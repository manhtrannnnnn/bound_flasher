==> flow/design.v <==
module bound_flasher (
    input wire flick, clk, rst,
    output reg [15:0] LED
);
parameter
    INIT = 0,
    turn_on_0_15 = 1,
    turn_off_15_5 = 2,
    turn_on_5_10 = 3,
    turn_off_10_0 = 4,
    turn_on_0_5 = 5,
    turn_off_5_0 = 6;
parameter
  	IDLE = 0,
    UP = 1,
    DOWN = 2,
    KICKBACK = 3;
integer state = INIT, nextState = INIT;
integer operation = IDLE;
integer count = -1;
integer i;
always @(posedge clk or negedge rst) begin
    if(rst == 0) begin
        state <= INIT;
    end
    else begin
        state <= nextState;
    end
end
always @(posedge clk or negedge rst) begin
    if(rst == 0) count <= -1;
    else if(operation == UP) count <= count + 1;
    else if (operation == DOWN) count <= count - 1;
end
always @(state or operation)begin
    case(state)
        INIT: begin
            if(operation == UP) nextState = turn_on_0_15;
            else nextState = state;
        end
        turn_on_0_15: begin
            if(operation == DOWN) nextState = turn_off_15_5;
            else nextState = state;
        end
        turn_off_15_5: begin
            if(operation == DOWN) nextState = state;
            else if(operation == KICKBACK) nextState = turn_on_0_15;
            else nextState = turn_on_5_10;
        end
        turn_on_5_10: begin
            if(operation == UP) nextState = state;
            else nextState = turn_off_10_0;
        end
        turn_off_10_0: begin
            if(operation == DOWN) nextState = state;
            else if(flick == 1) nextState = turn_on_5_10;
            else nextState = turn_on_0_5;
        end
        turn_on_0_5: begin
            if(operation == UP) nextState = state;
            else nextState = INIT;
        end
        default: nextState = INIT;
    endcase
end
always @(state or flick or count) begin  
  	operation = IDLE;
    case(state)
        INIT: begin
            if(count > 0) operation = DOWN;
            else if(flick == 1) operation = UP;
            else operation = IDLE;
        end
        turn_on_0_15: begin
            if(count < 15) operation = UP;
          else operation = DOWN;
        end
        turn_off_15_5: begin
            if(count > 5) operation = DOWN;
            else if (flick == 1) operation = KICKBACK;
            else operation <= UP;
        end
        turn_on_5_10: begin
            if(count < 10) operation = UP;
            else operation = DOWN;
        end
        turn_off_10_0: begin
            if(count > 0) operation = DOWN;
            else if (flick == 1) operation = KICKBACK;
        end
        turn_on_0_5: begin
            if(count < 5) operation = UP;
            else operation = DOWN;
        end
        default: operation = IDLE;
    endcase
end
always @(count) begin
    if(count == -1) begin
      for(i = 0; i <= 15; i = i + 1) LED[i] = 1'b0;
    end
  else begin 
        for(i = 0; i <= 15; i = i + 1) begin
            if(i <= count) LED[i] = 1'b1;
            else LED[i] = 1'b0;
        end
    end
end
endmodule
# [Reports on bound_flasher]
# What the tools print for bound_flasher, step after step.
# Line numbers count from 1 in the design file above.
# Library cell names are shortened.
# The mark - stands for no value.
[setup] top="bound_flasher" clk_port="clk" cell_library="sky130hd" pvt_corner="tt_025C_1v80"

# [After elaboration]
# Counts by Yosys on the flattened word-level netlist (proc, flatten, opt, wreduce; memories kept). Register bits leave out memories and registers merged into their read ports (data or address). Print and check cells are left out. Cells with the same type and inputs are merged into one.
[classes] mul=0 n_reduce_logical=3 muxes=53 eq_ne=15 n_div=0 shift=0 addsub=2 compare=21 bitwise=0
[ops] cell="<= comparator 5 x 32 -> 1 bit with constant A" count=8
[ops] cell="2-to-1 mux 32 bit" count=8
[ops] cell="parallel mux 32 bit (select 6 bit)" count=1
[ops] cell="equality test 32 x 3 -> 1 bit with constant B" count=4
[ops] cell="<= comparator 4 x 32 -> 1 bit with constant A" count=4
[ops] cell="equality test 32 x 2 -> 1 bit with constant B" count=3
[ops] cell="<= comparator 3 x 32 -> 1 bit with constant A" count=2
[ops] cell="equality test 32 x 1 -> 1 bit with constant B" count=2
[ops] cell="< comparator 32 x 5 -> 1 bit with constant B" count=2
[ops] cell="2-to-1 mux 1 bit" count=33
[ops] cell="<= comparator 1 x 32 -> 1 bit with constant A" count=1
[ops] cell="<= comparator 2 x 32 -> 1 bit with constant A" count=1
[ops] cell="> comparator 32 x 1 -> 1 bit with constant B" count=1
[ops] cell="adder 32 x 2 -> 32 bit with constant B" count=1
[ops] cell="subtractor 32 x 2 -> 32 bit with constant B" count=1
[ops] cell="> comparator 32 x 4 -> 1 bit with constant B" count=1
[ops] cell="< comparator 32 x 4 -> 1 bit with constant B" count=1
[ops] cell="zero test 32 bit" count=1
[ops] cell="2-to-1 mux 2 bit" count=9
[ops] cell="inequality test 2 bit with constant B" count=6
[ops] cell="parallel mux 2 bit (select 6 bit)" count=1
[ops] cell="AND reduction 6 bit" count=1
[ops] cell="2-to-1 mux 3 bit" count=1
[ops] cell="nonzero test 2 bit" count=1
[bits] latchBits=0 clocked_rd_ports_x_width=0 mem_bits_rw=0 regBits=64 romBits=0 mem_count=0

# [Logic depth]
# Depth = most cells in a row (Yosys ltp): at word level without a register or memory, in the mapped netlist without a sequential cell, where the memories' decode and read muxes count.
[logic_depth] word_depth=7 ABC_AREA=0 depth_mapped=18 ltp_nobuf=14

# [Netlist]
# Yosys stat after the flow's synthesis: flattened, memories mapped to cells. It holds for the ABC_AREA given above (unset counts as 0); a run with the other value may have another netlist.
[mapped] cells=367 flip_flops=35 synth_area_mm2=0.0030016
[by_type] type="dfstp_2" count=32
[by_type] type="xnor2_1" count=17
[by_type] type="nor2_1" count=39
[by_type] type="xor2_1" count=15
[by_type] type="ha_1" count=10
[by_type] type="a21oi_1" count=23
[by_type] type="nor3_1" count=20
[by_type] type="nand2_1" count=24
[by_type] type="nor4_1" count=14
[by_type] type="o21ai_0" count=17
[by_type] type="dfrtp_1" count=3
[by_type] type="clkbuf_8" count=5
[by_type] type="nand4_1" count=11
[by_type] type="clkbuf_1" count=18
[by_type] type="or4_1" count=9
[by_type] type="nand3_1" count=13
[by_type] type="a31oi_1" count=8
[by_type] type="o31ai_1" count=5
# Other cell types: 37; their cells: 84.

# [Worst setup path after synthesis]
# Path of least setup slack by OpenSTA after synthesis, without wires, with an ideal clock, recovery checks aside; 20% of the period is set as input and as output delay. Where synthesis merged equal registers, the netlist keeps one of their names.
[synth_timing] path_kind="register to register" start="register count[21]" end="register count[18]" n_path_buf=2 period_ns=4.71 path_delay_ns=4.325 t_arrival_ns=4.250 stages=17 setup_slack_ns=0.385 setup_time_ns=0.075 period_less_setup_slack_ns=4.325
# "path_delay_ns" = arrival - input delay + setup time.
# "stages": output pins that drive a net of the path, with the launching flip-flop's if there is one; two outputs of one cell count as two.
# "period_less_setup_slack_ns" is the clock period less the worst setup slack; recovery checks do not enter. This is arithmetic on one report: input and output delays are still those of the set period (20% each).
# The rows between start and end are the longest chain of elaborated cells between them; the timing report does not say that the signal goes this way. Where chains are equally long, one stands for them.
# Each line given opens the expression or statement behind the cell; cells for indexed reads and writes are added by Yosys, which also makes memories of some case tables.
# At most two assigning lines are given for a register; there are more.
[synth_via] cell_sequence="dfstp_2 > clkbuf_1 > nor4_1 > and4_1 > and3_1 > clkbuf_1 > nand2_1 > ha_1 > or4b_2 > o21ai_0 > a311o_1 > ha_1 > nand4_1 > or4_4 > or3_1 > a221oi_2 > xor2_1" elab_chain_cells=6
[synth_lines] item="start, declared" line=20 rtl="integer count = -1;"
[synth_lines] item="start, assigned" line=31 rtl="if(rst == 0) count <= -1;"
[synth_lines] item="start, assigned" line=32 rtl="else if(operation == UP) count <= count + 1;"
[synth_lines] item="< comparator 32 x 4 -> 1 bit" line=92 rtl="if(count < 5) operation = UP;"
[synth_lines] item="2-to-1 mux 2 bit" line=92
[synth_lines] item="parallel mux 2 bit (select 6 bit)" line=68 rtl="case(state)"
[synth_lines] item="equality test 32 x 3 -> 1 bit" line=33 rtl="else if (operation == DOWN) count <= count - 1;"
[synth_lines] item="2-to-1 mux 32 bit" line=33
[synth_lines] item="2-to-1 mux 32 bit" line=32
[synth_lines] item="end, assigned" line=31
[synth_lines] item="end, assigned" line=32
[synth_lines] item="end, declared" line=20

# [Timing after layout]
# Path of least setup slack in the final report of flow run A (OpenROAD, finished layout, wires in). Where an end is a register, its clock arrival counts in the times.
[layout_timing] path_kind="register to register" start="register count[21]" end="register count[6]" setup_time_ns=0.07 period_ns=6.8 n_path_buf=5 stages=18 t_arrival_ns=5.65 setup_slack_ns=1.36
# The rows between start and end are the longest chain of elaborated cells between them; the timing report does not say that the signal goes this way. Where chains are equally long, one stands for them.
# At most two assigning lines are given for a register; there are more.
[layout_via] cell_sequence="dfstp_2 > clkbuf_1 > nor4_1 > and4_1 > and3_1 > clkbuf_1 > nand2_1 > ha_1 > or4b_2 > o21ai_0 > a311o_1 > ha_1 > clkbuf_1 > clkbuf_1 > clkbuf_1 > nor3_1 > o21ai_0 > xnor2_1" elab_chain_cells=6
[layout_lines] item="start, declared" line=20 rtl="integer count = -1;"
[layout_lines] item="start, assigned" line=31 rtl="if(rst == 0) count <= -1;"
[layout_lines] item="start, assigned" line=32 rtl="else if(operation == UP) count <= count + 1;"
[layout_lines] item="< comparator 32 x 4 -> 1 bit" line=92 rtl="if(count < 5) operation = UP;"
[layout_lines] item="2-to-1 mux 2 bit" line=92
[layout_lines] item="parallel mux 2 bit (select 6 bit)" line=68 rtl="case(state)"
[layout_lines] item="equality test 32 x 3 -> 1 bit" line=33 rtl="else if (operation == DOWN) count <= count - 1;"
[layout_lines] item="2-to-1 mux 32 bit" line=33
[layout_lines] item="2-to-1 mux 32 bit" line=32
[layout_lines] item="end, assigned" line=31
[layout_lines] item="end, assigned" line=32
[layout_lines] item="end, declared" line=20

Lab notebook: bound_flasher

Settings and measured results of 2 stored flow runs for module bound_flasher (sky130hd), not sorted in any way. The constraints put input and output delay at 20% of the set period each and load the outputs with 0.01 pF.
"power_total_uw": no workload was simulated; the value follows from the tool's default switching activity.

[flow] flow run A: files
==> flow/run.sh <==
#!/bin/bash
# the make line also repeats the synthesis and layout settings of config.mk as NAME=value (left out here)
make -C /OpenROAD-flow-scripts/flow DESIGN_CONFIG=/design/flow/config.mk WORK_HOME=/design/flow/orfs CLKGATE_MAP_FILE= finish
==> flow/config.mk <==
export PLATFORM = sky130hd
export DESIGN_NAME = bound_flasher
export DESIGN_NICKNAME = bound_flasher
export VERILOG_FILES = /design/flow/design.v
export SDC_FILE = /design/flow/constraint.sdc
export NUM_CORES = 4
export LEC_CHECK = 0
export CAP_MARGIN = 20
export CELL_PAD_IN_SITES_GLOBAL_PLACEMENT = 0
export CORE_ASPECT_RATIO = 1.28
export CORE_MARGIN = 2
export CORE_UTILIZATION = 66
export GPL_TIMING_DRIVEN = 0
export PLACE_DENSITY_LB_ADDON = 0.09
export SLEW_MARGIN = 10
==> flow/constraint.sdc <==
create_clock -name core_clock -period 6.8 [get_ports {clk}]
set_input_delay 1.3600 -clock core_clock [delete_from_list [all_inputs] [get_ports {clk}]]
set_output_delay 1.3600 -clock core_clock [all_outputs]
set_load 0.01 [all_outputs]

[flow] flow run A: metrics
[metrics] power_total_uw = 1278
[metrics] holdWs_ns = 0.524
[metrics] cell_area_final_mm2 = 0.0033369
[metrics] design_die_area_mm2 = 0.0051072
[metrics] timing.setup.ws_ns = 1.363
[metrics] timing.setup.tns_ns = 0.000
[metrics] synth_chip_area_mm2 = 0.0030016
[metrics] fin_util_pct = 77.2

[flow] flow run B: files
==> flow/run.sh <==
#!/bin/bash
# the make line also repeats the synthesis and layout settings of config.mk as NAME=value (left out here)
make -C /OpenROAD-flow-scripts/flow DESIGN_CONFIG=/design/flow/config.mk WORK_HOME=/design/flow/orfs CLKGATE_MAP_FILE= finish
==> flow/config.mk <==
export PLATFORM = sky130hd
export DESIGN_NAME = bound_flasher
export DESIGN_NICKNAME = bound_flasher
export VERILOG_FILES = /design/flow/design.v
export SDC_FILE = /design/flow/constraint.sdc
export NUM_CORES = 4
export LEC_CHECK = 0
export CAP_MARGIN = 20
export CELL_PAD_IN_SITES_DETAIL_PLACEMENT = 0
export CORE_ASPECT_RATIO = 1.1
export CORE_MARGIN = 2
export CORE_UTILIZATION = 22
export GPL_ROUTABILITY_DRIVEN = 1
export PLACE_DENSITY_LB_ADDON = 0.27
export SLEW_MARGIN = 30
==> flow/constraint.sdc <==
create_clock -name core_clock -period 4.51 [get_ports {clk}]
set_input_delay 0.9020 -clock core_clock [delete_from_list [all_inputs] [get_ports {clk}]]
set_output_delay 0.9020 -clock core_clock [all_outputs]
set_load 0.01 [all_outputs]

[flow] flow run B: metrics
[metrics] design_die_area_mm2 = 0.0145949
[metrics] cell_area_final_mm2 = 0.0036047
[metrics] power_total_uw = 2044
[metrics] synth_chip_area_mm2 = 0.0030016
[metrics] holdWs_ns = 0.527
[metrics] timing.setup.tns_ns = 0.000
[metrics] timing.setup.ws_ns = 0.228
[metrics] fin_util_pct = 27.2
